==> flow/design.v <==
`timescale 1ns / 1ps
module question_8 (
    input  wire        clk,
    input  wire        reset,
    input  wire signed [15:0] in_data,
    output reg  signed [31:0] acc,
    output reg         overflow_flag,
    output reg         underflow_flag,
    output reg  signed [15:0] min_val,
    output reg  signed [15:0] max_val,
    output reg  [31:0] cycle_count
);
    reg signed [31:0] acc_next;
    reg overflow_detected;
    always @(posedge clk or posedge reset) begin
        if (reset) begin
            acc              <= 32'sd0;
            min_val          <= 16'sh7FFF;  
            max_val          <= 16'sh8000;  
            cycle_count      <= 32'd0;
            overflow_flag    <= 1'b0;
            underflow_flag   <= 1'b0;
            overflow_detected<= 1'b0;
        end else begin
            acc_next = acc + in_data;
            if (!overflow_detected) begin
                cycle_count <= cycle_count + 1;
                if (acc_next > 32'sh7FFFFFFF) begin
                    overflow_flag     <= 1'b1;
                    overflow_detected <= 1'b1;
                end
                else if (acc_next < 32'sh80000000) begin
                    underflow_flag    <= 1'b1;
                    overflow_detected <= 1'b1;
                end
                else begin
                    acc <= acc_next;
                    if (in_data < min_val)
                        min_val <= in_data;
                    if (in_data > max_val)
                        max_val <= in_data;
                end
            end
        end
    end
endmodule
# Step by step through the tools: question_8
# The steps from the RTL of question_8 to its reports follow in flow order.
# Lines are those of the file above, counted from 1.
# Operators: Yosys type, input widths -> output width; for muxes data width and select width s.
# Library cell names are shortened.
# A cell with -- has no value.
[design] top_module="question_8" clock="clk" lib="sky130hd" lib_corner="tt_025C_1v80"

# After elaboration
# Yosys after proc, flatten, opt, wreduce and memory -nomap, before mapping. Enables and synchronous resets that opt folds into registers are not counted as muxes. Memory bits, and registers merged into a memory's read port (data or address), are not among the register bits. Print and check cells are not counted. Equal cells are merged and count once.
[bits] regBits=99 inputBits=18 output_inout_bits=98 elab_cells=24
[op_classes] add_sub_neg=2 compare=4 mux=3 logic=3 reduce_and_logical=5
[op_table] cell="$add 32x1->32 const B" n=1
[op_table] cell="$add 32x16->32" n=1
[op_table] cell="$gt 32x32->1 const B" n=1
[op_table] cell="$lt 32x32->1 const B" n=1
[op_table] cell="$gt 16x16->1" n=1
[op_table] cell="$lt 16x16->1" n=1
[op_table] cell="$reduce_and 4->1" n=2
[op_table] cell="$reduce_and 3->1" n=2
[op_table] cell="$not 1->1" n=3
[op_table] cell="$mux 1" n=3
[op_table] cell="$reduce_and 2->1" n=1

# Longest topological paths
# Longest topological path by Yosys (ltp), each cell counted once; first at word level (registers and memories cut), then after technology mapping (sequential cells cut; the memories' decode and read muxes count).
[depth] depth_word=5 ABC_AREA=0 ltp_mapped=11

# Synthesis result
# The flow's flattened synthesis, as Yosys stat reports it; memories are mapped. The netlist is that of the ABC_AREA named above (0 if unset); the other value can give another one.
[synth_totals] mapped_cells=654 synth_area_um2=6243.5 sequential_area_um2=2472.4 flip_flops=98 n_buf=22
[types] type="dfrtp_1" n=82 area_total_um2=2.05E+03
[types] type="ha_1" n=63 area_total_um2=788.256
[types] type="dfstp_2" n=16 area_total_um2=420.403
[types] type="xnor2_1" n=39 area_total_um2=341.578
[types] type="nand2_1" n=81 area_total_um2=304.042
[types] type="mux2_2" n=25 area_total_um2=281.52
[types] type="o21ai_0" n=48 area_total_um2=240.23
[types] type="a21oi_1" n=42 area_total_um2=210.202
[types] type="xor2_1" n=19 area_total_um2=166.41
[types] type="a21o_1" n=20 area_total_um2=150.144
[types] type="inv_1" n=39 area_total_um2=146.39
[types] type="nand4_1" n=23 area_total_um2=143.888
[types] type="mux2_1" n=10 area_total_um2=112.608
[types] type="nor2_1" n=30 area_total_um2=112.608
[types] type="nand3_1" n=19 area_total_um2=95.091
[types] type="clkbuf_1" n=16 area_total_um2=60.058
[types] type="and3_1" n=9 area_total_um2=56.304
[types] type="o21a_1" n=7 area_total_um2=52.55
# Other cell types: 37; their cells: 66.

# Path before layout
# Path of least setup slack by OpenSTA after synthesis, without wires, with an ideal clock, recovery checks aside; 20% of the period is set as input and as output delay. Where synthesis merged equal registers, the netlist keeps one of their names.
[synth_path] kind="input to register" startpoint="input in_data[0]" endpoint="register acc[30]" tclk_ns=5.0 input_delay_ns=1.000 launch_ns=1.000 t_arrival_ns=3.266 t_required_ns=4.935 setup_slack_ns=1.669 path_delay_ns=2.331 driving_pins=10 n_path_buf=0 period_less_setup_slack_ns=3.331
# "path_delay_ns" is the arrival time less input delay plus setup time.
# "driving_pins": output pins that drive a net of the path, with the launching flip-flop's if there is one; two outputs of one cell count as two.
# "period_less_setup_slack_ns" = period - worst setup slack (recovery checks aside). The figure is calculated, with input and output delays left at 20% of the set period.
# Between the ends stands the longest chain of elaborated cells between them, by number of cells; it is not shown to be the way that was timed. Of several equally long chains one is given.
# A line is the first line of the expression or statement that the cell stems from. Yosys adds cells for indexed reads and writes and turns some case tables into memories.
[synth_via] path_cell_list="ha_1 fa_1 a21o_1 a311o_1 a21oi_2 nor4_1 or3_4 a41oi_4 o21a_1 o221a_2" elab_chain_cells=4 cone_cells=6 cone_classes="add/sub: 1; compare: 2; logic: 2; reduce/logical: 1"
[synth_rtl] item="start, declared" line=5 rtl="input  wire signed [15:0] in_data,"
[synth_rtl] item="$add 32x16->32" line=25 rtl="acc_next = acc + in_data;"
[synth_rtl] item="$gt 32x32->1" line=28 rtl="if (acc_next > 32'sh7FFFFFFF) begin"
[synth_rtl] item="$not 1->1"
[synth_rtl] item="$reduce_and 3->1"
[synth_rtl] item="end, assigned" line=17 rtl="acc              <= 32'sd0;"
[synth_rtl] item="end, assigned" line=37 rtl="acc <= acc_next;"
[synth_rtl] item="end, declared" line=6 rtl="output reg  signed [31:0] acc,"

# Worst path after layout
# Path of least setup slack in the final report of job 2 (OpenROAD, finished layout, wires in). Where an end is a register, its clock arrival counts in the times.
[layout_path] kind="input to register" startpoint="input in_data[0]" endpoint="register acc[22]" tclk_ns=4.19 input_delay_ns=0.84 launch_ns=0.84 t_arrival_ns=3.77 t_required_ns=4.42 setup_slack_ns=0.66 driving_pins=11 n_path_buf=1
# Between the ends stands the longest chain of elaborated cells between them, by number of cells; it is not shown to be the way that was timed. Of several equally long chains one is given.
[layout_via] path_cell_list="clkdlybuf4s50_1 ha_1 fa_1 a21o_1 a311o_1 a21oi_2 nor4_1 or3_4 a21oi_1 xor2_1 o21ai_0" elab_chain_cells=4 cone_cells=6 cone_classes="add/sub: 1; compare: 2; logic: 2; reduce/logical: 1"
[layout_rtl] item="start, declared" line=5 rtl="input  wire signed [15:0] in_data,"
[layout_rtl] item="$add 32x16->32" line=25 rtl="acc_next = acc + in_data;"
[layout_rtl] item="$gt 32x32->1" line=28 rtl="if (acc_next > 32'sh7FFFFFFF) begin"
[layout_rtl] item="$not 1->1"
[layout_rtl] item="$reduce_and 3->1"
[layout_rtl] item="end, assigned" line=17 rtl="acc              <= 32'sd0;"
[layout_rtl] item="end, assigned" line=37 rtl="acc <= acc_next;"
[layout_rtl] item="end, declared" line=6 rtl="output reg  signed [31:0] acc,"

# Settings and measured results of 2 stored flow runs for module question_8 (sky130hd), not sorted in any way. The constraints put input and output delay at 20% of the set period each and load the outputs with 0.01 pF.
# "timing.achieved_period_ns": clock period set for the run, less the worst setup slack. It is reckoned from that one timing run; input and output delays stay at 20% of the period that was set.
run="job 1" settings period_ns=2.35 CORE_UTILIZATION=56 CORE_ASPECT_RATIO=1.38 CORE_MARGIN=2 CELL_PAD_IN_SITES_GLOBAL_PLACEMENT=1 CELL_PAD_IN_SITES_DETAIL_PLACEMENT=1 GPL_ROUTABILITY_DRIVEN=1 CTS_CLUSTER_SIZE=14 CAP_MARGIN=0 SLEW_MARGIN=20
run="job 1" outcome="did not finish, placement stopped with DPL-0033"
run="job 2" settings period_ns=4.19 CORE_UTILIZATION=28 PLACE_DENSITY_LB_ADDON=0.07 CORE_ASPECT_RATIO=1.98 CELL_PAD_IN_SITES_GLOBAL_PLACEMENT=3 TNS_END_PERCENT=25 GPL_TIMING_DRIVEN=1 CAP_MARGIN=20 MAX_ROUTING_LAYER="met4" CORE_MARGIN=2 SLEW_MARGIN=20
run="job 2" results timing.achieved_period_ns=3.533 fin_util_pct=36.7 worst_setup_slack_ns=0.657 setupTns_ns=0.000 post_synth_area_um2=6243.5 hold_ws_ns=0.379 design_die_area_um2=23578.9 post_route_stdcell_area_um2=8031.4
